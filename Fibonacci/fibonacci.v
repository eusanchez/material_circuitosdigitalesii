==> flow/design.v <==
module fibonacci (
    input clk   ,
    input rst   ,
    input enb   ,
    output [11:0] fibout
);
reg [11:0] valor_previo;
reg [11:0] valor_actual;
always @(posedge clk) begin
    if(enb) begin
        if(!rst) begin
            valor_previo <= valor_actual; 
            valor_actual <= valor_actual + valor_previo;
    end else begin  
            valor_previo <= 0;
            valor_actual <= 1;
    end
    end
end
assign fibout = valor_previo;
endmodule
### From RTL to reports: fibonacci

What the tools print for fibonacci, step after step.
Lines are those of the file above, counted from 1.
Operators: Yosys type, input widths -> output width; for muxes data width and select width s.
Cell names lack the library's common part.
Not given: -

| design | value |
|---|---|
| design top | fibonacci |
| clock port | clk |
| library | sky130hd |
| timing corner | tt_025C_1v80 |

### Word level

Source: Yosys, flattened and elaborated, memories not mapped. Widths are those after wreduce; folded enables and synchronous resets count as part of the registers. Registers that Yosys merges into a memory's read port (data or address) are not register bits. Print and check cells do not count. Equal cells are merged and count once.

| cells by class | value |
|---|---|
| $add $sub $neg | 1 |

Operator list:

| cell | count |
|---|---|
| $add 12x12->12 | 1 |

| word-level totals | value |
|---|---|
| flip-flop bits (word level) | 24 |
| input bits | 3 |
| output and inout bits | 12 |

### Depth

Yosys ltp: most cells in a row. Word level: on the elaborated netlist, between registers, memories and ports. Mapped: between sequential cells and ports; inverters and the memories' decode and read muxes count.

| logic depth | value |
|---|---|
| depth in word-level cells | 1 |
| ABC_AREA | 0 |
| mapped depth | 7 |

### Synthesis result

The flow's flattened synthesis, as Yosys stat reports it; memories are mapped. The netlist is that of the ABC_AREA named above (0 if unset); the other value can give another one.

Cells by type:

| cell | count | total area (um^2) |
|---|---|---|
| edfxtp_1 | 24 | 720.691 |
| ha_1 | 11 | 137.632 |
| nor2b_1 | 16 | 100.096 |
| nor2_1 | 12 | 45.043 |
| xor2_1 | 5 | 43.792 |
| a211oi_2 | 3 | 37.536 |
| a211oi_1 | 3 | 22.522 |
| a21o_1 | 3 | 22.522 |
| mux2_1 | 2 | 22.522 |
| o21bai_2 | 2 | 22.522 |
| fa_1 | 1 | 20.019 |
| a221oi_2 | 1 | 15.014 |
| or2_2 | 2 | 12.512 |
| a21oi_1 | 2 | 10.01 |
| nand3_1 | 2 | 10.01 |
| nor3_1 | 2 | 10.01 |
| o21ai_0 | 2 | 10.01 |
| a21o_2 | 1 | 8.758 |

Not listed: further types 12, cells in them 14.

| mapped netlist | value |
|---|---|
| standard cells after synthesis | 108 |
| chip area (Yosys) | 1,356.3 um^2 |
| sequential part of the area | 720.7 um^2 |
| flip-flop cells | 24 |
| buffer cells | 3 |

### Path before layout

Source: OpenSTA report_checks on the synthesized netlist (no wires, ideal clock, input and output delay 20% of the period each), path of least setup slack; recovery checks are left aside. Register names are those of the netlist, which keeps one name where synthesis merged equal registers.

| timing after synthesis | value |
|---|---|
| kind | register to register |
| start point | register valor_previo[0] |
| end point | register valor_actual[10] |
| period | 4,040 ps |
| library setup time | 266 ps |
| time at the first pin | 0 ps |
| arrival time | 1,954 ps |
| required time | 3,774 ps |
| slack | 1,820 ps |
| delay of the path | 2,220 ps |
| stages on the path | 8 |
| buffers on the path | 0 |
| synthesis period reached | 2,220 ps |

"delay of the path" is the arrival time less input delay plus setup time.
"stages on the path": output pins that drive a net of the path, with the launching flip-flop's if there is one; two outputs of one cell count as two.
"synthesis period reached" = period - worst setup slack (recovery checks aside). The figure is calculated, with input and output delays left at 20% of the set period.
The rows between start and end are the longest chain of elaborated cells between them; the timing report does not say that the signal goes this way. Where chains are equally long, one stands for them.
Each line given opens the expression or statement behind the cell; cells for indexed reads and writes are added by Yosys, which also makes memories of some case tables.

| between the ends, after synthesis | value |
|---|---|
| cell sequence | edfxtp_1 -> ha_1 -> fa_1 -> a211oi_2 -> o21bai_2 -> a221oi_2 -> xor2_1 -> nor2_1 |
| length of the longest elaborated chain | 1 |
| elaborated cells between the ends (all ways) | 1 |
| those cells by class | add/sub (1) |

RTL lines, path after synthesis:

| element | line | source |
|---|---|---|
| start: declaration | 7 | `reg [11:0] valor_previo;` |
| start: assignment | 12 | `valor_previo <= valor_actual;` |
| start: assignment | 15 | `valor_previo <= 0;` |
| $add 12x12->12 | 13 | `valor_actual <= valor_actual + valor_previo;` |
| end: assignment | 13 |  |
| end: assignment | 16 | `valor_actual <= 1;` |
| end: declaration | 8 | `reg [11:0] valor_actual;` |

### Path in the finished layout

Path of least setup slack in the final report of flow run 1 (OpenROAD, finished layout, wires in). Where an end is a register, its clock arrival counts in the times.
The path's times are printed in steps of 10 ps; the period is the one set.

| timing after layout | value |
|---|---|
| kind | register to register |
| start point | register valor_actual[0] |
| end point | register valor_actual[10] |
| period | 2,000 ps |
| library setup time | 230 ps |
| time at the first pin | 270 ps |
| arrival time | 2,150 ps |
| required time | 2,040 ps |
| slack | -110 ps |
| stages on the path | 8 |
| buffers on the path | 0 |

The rows between start and end are the longest chain of elaborated cells between them; the timing report does not say that the signal goes this way. Where chains are equally long, one stands for them.

| between the ends, after layout | value |
|---|---|
| cell sequence | edfxtp_1 -> ha_2 -> fa_2 -> a211oi_4 -> o21bai_2 -> a221oi_2 -> xor2_1 -> nor2_1 |
| length of the longest elaborated chain | 1 |
| elaborated cells between the ends (all ways) | 1 |
| those cells by class | add/sub (1) |

RTL lines, path after layout:

| element | line | source |
|---|---|---|
| start: declaration | 8 | `reg [11:0] valor_actual;` |
| start: assignment | 13 | `valor_actual <= valor_actual + valor_previo;` |
| start: assignment | 16 | `valor_actual <= 1;` |
| $add 12x12->12 | 13 |  |
| end: assignment | 13 |  |
| end: assignment | 16 |  |
| end: declaration | 8 |  |

Record of 2 stored runs of the RTL-to-layout flow on fibonacci, platform sky130hd. The runs are unordered. Constraints: input delay and output delay 20% of the set period each, output load 0.01 pF.
"clock period reached" is the run's clock period less its worst setup slack. It is reckoned from that one timing run; input and output delays stay at 20% of the period that was set.
"time used up by the worst setup path" means the part of the period allowed to the worst setup path (the constraints hold back 20% at inputs and 20% at outputs) less its slack; where the path has registers, the arrival times of their clocks count too.
"power consumption": no workload was simulated; the value follows from the tool's default switching activity.
"time used up by the worst setup path" is known to 10 ps.
A setting shown as - is not set for that run.

| run | period_ns | CORE_UTILIZATION | PLACE_DENSITY_LB_ADDON | CORE_ASPECT_RATIO | CELL_PAD_IN_SITES_GLOBAL_PLACEMENT | CELL_PAD_IN_SITES_DETAIL_PLACEMENT | ABC_AREA | SLEW_MARGIN | MIN_ROUTING_LAYER | CAP_MARGIN | CORE_MARGIN | SETUP_SLACK_MARGIN | TNS_END_PERCENT | GPL_TIMING_DRIVEN | CTS_CLUSTER_DIAMETER | MAX_ROUTING_LAYER | power consumption (W) | setup slack of the worst path (ps) | synthesis area (um^2) | total negative setup slack (ps) | utilization in the final report (%) | time used up by the worst setup path (ps) | critical path type | final worst hold slack (ps) | area of the die (um^2) | standard-cell area after layout (um^2) | clock period reached (ps) |
|---|---|---|---|---|---|---|---|---|---|---|---|---|---|---|---|---|---|---|---|---|---|---|---|---|---|---|---|
| flow run 1 | 2.0 | 15 | 0.23 | 1.18 | 1 | 1 | 0 | 20 | met1 | 20 | 2 | - | - | - | - | - | 0.001442 | -106 | 1,356.3 | -224 | 21.5 | 2,110 | register to register | 576 | 9,820.8 | 1,883.1 | 2,106 |
| flow run 2 | 1.86 | 41 | 0.03 | 1.99 | 1 | - | - | 20 | met1 | 5 | 9 | 0.21 | 45 | 1 | 277 | met5 | 0.001541 | -204 | 1,356.3 | -655 | 56.6 | 2,060 | register to register | 583 | 5,826.2 | 1,808.0 | 2,064 |
